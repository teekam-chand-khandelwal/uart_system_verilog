==> flow/design.v <==
module uart(clk,rst,rx,tx_data_in,start,rx_data_out,tx,tx_active,done_tx);
parameter clk_freq = 50000000;  
parameter baud_rate = 19200;  
parameter clock_divide = (clk_freq/baud_rate);
  input clk,rst; 
  input rx;
  input [7:0] tx_data_in;
  input start;
  output tx; 
  output [7:0] rx_data_out;
  output tx_active;
  output done_tx;
uart_rx 
       #(.clk_freq(clk_freq),
	 .baud_rate(baud_rate)
	)
      receiver
             (
              .clk(clk),
	      .rst(rst),
	      .rx(rx),
	      .rx_data_out(rx_data_out)
             );
uart_tx 
       #(.clk_freq(clk_freq),
	 .baud_rate(baud_rate)
        )
      transmitter			 
               (               
                .clk(clk),
		.rst(rst),
		.start(start),
		.tx_data_in(tx_data_in),
		.tx(tx),
		.tx_active(tx_active),
		.done_tx(done_tx)
               );
endmodule
module uart_tx(clk,rst,start,tx_data_in,tx,tx_active,done_tx);
parameter clk_freq = 50000000;  
parameter baud_rate = 19200;  
input clk,rst;
input start;
input [7:0] tx_data_in;
output tx;
output tx_active;
output logic done_tx;
localparam clock_divide = (clk_freq/baud_rate);
enum bit [2:0]{ tx_IDLE = 3'b000,
                tx_START = 3'b001,
		tx_DATA = 3'b010,
	        tx_STOP = 3'b011,
		tx_DONE = 3'b100 } tx_STATE, tx_NEXT;
logic [11:0] clk_div_reg,clk_div_next;
logic [7:0] tx_data_reg, tx_data_next;
logic tx_out_reg,tx_out_next;
logic [2:0] index_bit_reg,index_bit_next;
assign tx_active = (tx_STATE == tx_DATA);
assign tx = tx_out_reg;
always_ff @(posedge clk) begin
if(rst) begin
tx_STATE <= tx_IDLE;
clk_div_reg <= 0;
tx_out_reg <= 0;
tx_data_reg <= 0;
index_bit_reg <= 0;
end
else begin
tx_STATE <= tx_NEXT;
clk_div_reg <= clk_div_next;
tx_out_reg <= tx_out_next;
tx_data_reg <= tx_data_next;
index_bit_reg <= index_bit_next;
end
end
always @(*) begin
tx_NEXT = tx_STATE;
clk_div_next = clk_div_reg;
tx_out_next = tx_out_reg;
tx_data_next = tx_data_reg;
index_bit_next = index_bit_reg;
done_tx = 0;
case(tx_STATE)
tx_IDLE: begin
tx_out_next = 1;
clk_div_next = 0;
index_bit_next = 0;
if(start == 1) begin
tx_data_next = tx_data_in;
tx_NEXT = tx_START;
end
else begin
tx_NEXT = tx_IDLE;
end
end
tx_START: begin
tx_out_next = 0;
if(clk_div_reg < clock_divide-1) begin
clk_div_next = clk_div_reg + 1'b1;
tx_NEXT = tx_START;
end
else begin
clk_div_next = 0;
tx_NEXT = tx_DATA;
end
end
tx_DATA: begin
tx_out_next = tx_data_reg[index_bit_reg];
if(clk_div_reg < clock_divide-1) begin
clk_div_next = clk_div_reg + 1'b1;
tx_NEXT = tx_DATA;
end
else begin
clk_div_next = 0;
if(index_bit_reg < 7) begin
index_bit_next = index_bit_reg + 1'b1;
tx_NEXT = tx_DATA;
end
else begin
index_bit_next = 0;
tx_NEXT = tx_STOP; 
end
end
end
tx_STOP: begin
tx_out_next = 1;
if(clk_div_reg < clock_divide-1) begin
clk_div_next = clk_div_reg + 1'b1;
tx_NEXT = tx_STOP;
end
else begin
clk_div_next = 0;
tx_NEXT = tx_DONE;
end
end
tx_DONE: begin
done_tx = 1;
tx_NEXT = tx_IDLE;
end
default: tx_NEXT = tx_IDLE;
endcase
end
endmodule 
module uart_rx(clk,rst,rx,rx_data_out);
parameter clk_freq = 50000000;  
parameter baud_rate = 19200;  
input clk;
input rst;
input rx;
output [7:0] rx_data_out;
localparam clock_divide = (clk_freq/baud_rate);
enum bit [2:0] { rx_IDLE = 3'b000,
                 rx_START = 3'b001,
		 rx_DATA = 3'b010,
		 rx_STOP = 3'b011,
		 rx_DONE = 3'b100 } rx_STATE, rx_NEXT;
logic [11:0] clk_div_reg,clk_div_next;
logic [7:0] rx_data_reg,rx_data_next;
logic [2:0] index_bit_reg,index_bit_next;
always_ff @(posedge clk) begin
if(rst) begin
rx_STATE <= rx_IDLE;
clk_div_reg <= 0;
rx_data_reg <= 0;
index_bit_reg <= 0;
end
else begin
rx_STATE <= rx_NEXT;
clk_div_reg <= clk_div_next;
rx_data_reg <= rx_data_next;
index_bit_reg <= index_bit_next;
end
end
always @(*) begin
rx_NEXT = rx_STATE;
clk_div_next = clk_div_reg;
rx_data_next = rx_data_reg;
index_bit_next = index_bit_reg;
case(rx_STATE)					 
rx_IDLE: begin
clk_div_next = 0;
index_bit_next = 0;
if(rx == 0) begin
rx_NEXT = rx_START;
end
else begin
rx_NEXT = rx_IDLE;
end
end
rx_START: begin
if(clk_div_reg == (clock_divide-1)/2) begin
if(rx == 0) begin
clk_div_next = 0;
rx_NEXT = rx_DATA;
end
else begin
rx_NEXT = rx_IDLE;
end
end
else begin
clk_div_next = clk_div_reg + 1'b1;
rx_NEXT = rx_START;
end
end
rx_DATA: begin
if(clk_div_reg < clock_divide-1) begin
clk_div_next = clk_div_reg + 1'b1;
rx_NEXT = rx_DATA;
end
else begin
clk_div_next = 0;
rx_data_next[index_bit_reg] = rx;
if(index_bit_reg < 7) begin
index_bit_next = index_bit_reg + 1'b1;
rx_NEXT = rx_DATA;
end
else begin
index_bit_next = 0;
rx_NEXT = rx_STOP;
end
end
end
rx_STOP: begin
if(clk_div_reg < clock_divide - 1) begin
clk_div_next = clk_div_reg + 1'b1;
rx_NEXT = rx_STOP;
end
else begin
clk_div_next = 0;
rx_NEXT = rx_DONE;
end
end
rx_DONE: begin
rx_NEXT = rx_IDLE;
end
default: rx_NEXT = rx_IDLE;
endcase
end
assign rx_data_out = rx_data_reg;
endmodule
### From RTL to reports: uart

What the tools print for uart, step after step.
Line numbers count from 1 in the design file above.
Operators carry their Yosys type and port widths (W data, S select, Z words).
A cell with -- has no value.

| set-up | value |
|---|---|
| top module | uart |
| clock | clk |
| cell library | sky130hd |
| timing corner | tt_025C_1v80 |

### Word level

Counts by Yosys on the flattened word-level netlist (proc, flatten, opt, wreduce; memories kept). Register bits leave out memories and registers merged into their read ports (data or address). Print and check cells are left out. Cells with the same type and inputs are merged into one.

| word-level totals | value |
|---|---|
| memory bits (writable) | 0 |
| output and inout bits | 11 |
| bits in read-only memories | 0 |
| bits of input ports | 12 |
| bits in registers | 53 |
| word-level cells | 78 |
| word width x clocked read ports | 0 |
| memories kept | 0 |
| bits in latches | 0 |

| operators by class | value |
|---|---|
| bitwise logic cells | 4 |
| div/mod/pow operators | 0 |
| equality and inequality tests | 11 |
| $mul | 0 |
| muxes and demuxes | 27 |
| reduce/logical cells | 15 |
| $lt $le $gt $ge | 4 |
| add/subtract/negate cells | 5 |
| shifts and indexed selects | 3 |

Operator list:

| kind | number |
|---|---|
| $mux W12 | 4 |
| $pmux W12 S3 | 1 |
| $mux W3 | 9 |
| $add A12 B1 Y12 const B | 2 |
| $lt A12 B12 Y1 const B | 2 |
| $pmux W12 S2 | 1 |
| $pmux W3 S4 | 2 |
| $eq A12 B11 Y1 const B | 1 |
| $eq A3 B2 Y1 const B | 4 |
| $pmux W3 S2 | 2 |
| $reduce_and A2 Y1 | 5 |
| $shift A1 B4 Y8 | 1 |
| $shift A1 B4 Y8 const A | 1 |
| $shiftx A8 B3 Y1 | 1 |
| $and A8 B8 Y8 | 1 |
| $or A8 B8 Y8 | 1 |
| $not A8 Y8 | 1 |
| $reduce_bool A2 Y1 | 3 |
| $add A3 B1 Y3 const B | 2 |
| $eq A3 B1 Y1 const B | 2 |
| $lt A3 B3 Y1 const B | 2 |
| $logic_not A3 Y1 | 2 |
| $reduce_bool A3 Y1 | 2 |
| $mux W1 | 5 |
| $ne A2 B2 Y1 const B | 2 |
| $reduce_or A2 Y1 | 2 |
| $neg A3 Y4 | 1 |
| $mux W2 | 2 |

Other operator kinds: 5; their cells: 5.

### Logic depth

Longest topological path by Yosys (ltp), each cell counted once; first at word level (registers and memories cut), then after technology mapping (sequential cells cut; the memories' decode and read muxes count).

| logic depth | value |
|---|---|
| depth in word-level cells | 5 |
| ABC_AREA | 0 |
| gate-level depth with buffers | 7 |

### Synthesis result

The flow's flattened synthesis, as Yosys stat reports it; memories are mapped. The netlist is that of the ABC_AREA named above (0 if unset); the other value can give another one.
The area totals of this step are shown rounded.

Cell types:

| cell | number | area in all (µm²) |
|---|---|---|
| sky130_fd_sc_hd__dfxtp_1 | 57 | 1.14E+03 |
| sky130_fd_sc_hd__nor2_1 | 33 | 123.869 |
| sky130_fd_sc_hd__xor2_1 | 14 | 122.618 |
| sky130_fd_sc_hd__a21oi_1 | 24 | 120.115 |
| sky130_fd_sc_hd__nand3_1 | 23 | 115.11 |
| sky130_fd_sc_hd__nand2_1 | 28 | 105.101 |
| sky130_fd_sc_hd__ha_1 | 8 | 100.096 |
| sky130_fd_sc_hd__o21ai_0 | 14 | 70.067 |
| sky130_fd_sc_hd__a211o_1 | 7 | 61.309 |
| sky130_fd_sc_hd__inv_1 | 16 | 60.058 |
| sky130_fd_sc_hd__mux4_2 | 2 | 45.043 |
| sky130_fd_sc_hd__nor3b_1 | 6 | 45.043 |
| sky130_fd_sc_hd__xnor2_1 | 5 | 43.792 |
| sky130_fd_sc_hd__nor2b_1 | 6 | 37.536 |
| sky130_fd_sc_hd__clkbuf_1 | 9 | 33.782 |
| sky130_fd_sc_hd__mux2i_1 | 3 | 30.029 |
| sky130_fd_sc_hd__o21a_1 | 4 | 30.029 |
| sky130_fd_sc_hd__and4_1 | 3 | 26.275 |

Other cell types: 31; their cells: 49.

| synthesis totals | value |
|---|---|
| mapped area | 2,700 µm² |
| buffers | 9 |
| sequential area | 1,141 µm² |
| flip-flops | 57 |
| cells in the netlist | 311 |

By module: a second synthesis without flattening, with its own total; a netlist apart from the flattened one above.

| unflattened totals | value |
|---|---|
| cells (unflattened synthesis) | 338 |
| area (unflattened synthesis) | 2,919 µm² |

Rows give one instance, submodules left out.

By module:

| module | times used | area (µm²) | seq. area (µm²) | cells |
|---|---|---|---|---|
| uart_rx | 1 | 1,498 | 560.5 | 172 |
| uart_tx | 1 | 1,421 | 580.6 | 166 |
| uart | 1 | 0.0 | 0.0 | 0 |

### Path before layout

Path of least setup slack by OpenSTA after synthesis, without wires, with an ideal clock, recovery checks aside; 20% of the period is set as input and as output delay. Where synthesis merged equal registers, the netlist keeps one of their names.

| path post-synthesis | value |
|---|---|
| kind | register to register |
| start | register receiver.clk_div_reg[6] |
| end | register receiver.clk_div_reg[2] |
| setup slack | 1,488 ps |
| stages on the path | 6 |
| library setup time | 75 ps |
| data required time | 3,375 ps |
| clock period | 3,450 ps |
| arrival time | 1,887 ps |
| path buffers | 0 |
| path delay | 1,962 ps |
| launch time at the first pin | 0 ps |
| period reached after synthesis | 1,962 ps |

"path delay" is the arrival time less input delay plus setup time.
"stages on the path" counts driving pins, that of a launching flip-flop among them; a cell with two outputs on the path counts twice.
"period reached after synthesis" is the clock period less the worst setup slack; recovery checks do not enter. This is arithmetic on one report: input and output delays are still those of the set period (20% each).
The rows between start and end are the longest chain of elaborated cells between them; the timing report does not say that the signal goes this way. Where chains are equally long, one stands for them.
A line is the first line of the expression or statement that the cell stems from. Yosys adds cells for indexed reads and writes and turns some case tables into memories.

| on the way, post-synthesis | value |
|---|---|
| path through | sky130_fd_sc_hd__dfxtp_1 sky130_fd_sc_hd__or4_4 sky130_fd_sc_hd__o31a_1 sky130_fd_sc_hd__o22ai_2 sky130_fd_sc_hd__or4b_1 sky130_fd_sc_hd__a31oi_1 |
| length of the longest elaborated chain | 3 |
| elaborated cells between the ends (all ways) | 7 |

Ends and longest elaborated chain, post-synthesis:

| what | RTL line | source |
|---|---|---|
| start: declaration | 157 | `logic [11:0] clk_div_reg,clk_div_next;` |
| start: assignment | 163 | `clk_div_reg <= 0;` |
| start: assignment | 169 | `clk_div_reg <= clk_div_next;` |
| $lt A12 B12 Y1 | 224 | `if(clk_div_reg < clock_divide - 1) begin` |
| $mux W12 | 224 |  |
| $pmux W12 S3 | 179 | `case(rx_STATE)` |
| end: assignment | 163 |  |
| end: assignment | 169 |  |
| end: declaration | 157 |  |

### Timing after layout

Path of least setup slack in the final report of entry A (OpenROAD, finished layout, wires in). Where an end is a register, its clock arrival counts in the times.
The report prints the path's times to 10 ps; the period is as set.

| path after layout | value |
|---|---|
| kind | register to register |
| start | register receiver.clk_div_reg[7] |
| end | register receiver.clk_div_reg[1] |
| stages on the path | 7 |
| launch time at the first pin | 340 ps |
| path buffers | 1 |
| arrival time | 2,220 ps |
| library setup time | 60 ps |
| data required time | 1,580 ps |
| setup slack | -630 ps |
| clock period | 1,310 ps |

The rows between start and end are the longest chain of elaborated cells between them; the timing report does not say that the signal goes this way. Where chains are equally long, one stands for them.

| on the way, after layout | value |
|---|---|
| path through | sky130_fd_sc_hd__dfxtp_2 sky130_fd_sc_hd__or4_4 sky130_fd_sc_hd__o31a_1 sky130_fd_sc_hd__o22ai_2 sky130_fd_sc_hd__buf_4 sky130_fd_sc_hd__or3b_1 sky130_fd_sc_hd__a21oi_2 |
| length of the longest elaborated chain | 3 |
| elaborated cells between the ends (all ways) | 7 |

Ends and longest elaborated chain, after layout:

| what | RTL line | source |
|---|---|---|
| start: declaration | 157 | `logic [11:0] clk_div_reg,clk_div_next;` |
| start: assignment | 163 | `clk_div_reg <= 0;` |
| start: assignment | 169 | `clk_div_reg <= clk_div_next;` |
| $lt A12 B12 Y1 | 224 | `if(clk_div_reg < clock_divide - 1) begin` |
| $mux W12 | 224 |  |
| $pmux W12 S3 | 179 | `case(rx_STATE)` |
| end: assignment | 163 |  |
| end: assignment | 169 |  |
| end: declaration | 157 |  |

--- measured runs ---
Top module uart; platform sky130hd; tools Yosys and OpenROAD; 2 stored runs in no particular order. Input and output delays are each 20% of the period that was set; the output load is 0.01 pF.
By "clock period achieved" is meant the clock period of the run minus its worst setup slack. This is arithmetic on one report: input and output delays are still those of the set period (20% each).
"time on the worst setup path" means the part of the period allowed to the worst setup path (the constraints hold back 20% at inputs and 20% at outputs) less its slack; where the path has registers, the arrival times of their clocks count too.
"overall power" is the tool's figure for a default switching activity; nothing was simulated.
"time on the worst setup path" is given in steps of 10 ps.
The results are shown rounded.
Among the settings, n/a means not set for that run.

| run | period_ns | CORE_UTILIZATION | SETUP_SLACK_MARGIN | PLACE_DENSITY_LB_ADDON | SLEW_MARGIN | CAP_MARGIN | CORE_MARGIN | HOLD_SLACK_MARGIN | ABC_AREA | GPL_TIMING_DRIVEN | GPL_ROUTABILITY_DRIVEN | post-route utilization (%) | standard-cell area after layout (µm²) | post-route setup TNS (ps) | overall power (W) | synthesis area (µm²) | worst-case hold slack (ps) | clock period achieved (ps) | area of the die (µm²) | smallest setup slack (ps) | time on the worst setup path (ps) | critical path kind |
|---|---|---|---|---|---|---|---|---|---|---|---|---|---|---|---|---|---|---|---|---|---|---|
| entry A | 1.31 | 33 | -0.09 | 0.18 | 30 | 20 | 2 | n/a | n/a | n/a | n/a | 53.5 | 4,178 | -17,530 | 0.003525 | 2,700 | 420 | 1,943 | 8,922 | -633 | 1,940 | register to register |
| entry B | 1.62 | 17 | 0.37 | 0.1 | 15 | 35 | 2 | -0.05 | 0 | 1 | 1 | 28.1 | 4,418 | -5,716 | 0.003714 | 2,700 | 415 | 1,944 | 16,910 | -324 | 1,940 | register to register |
--- end ---
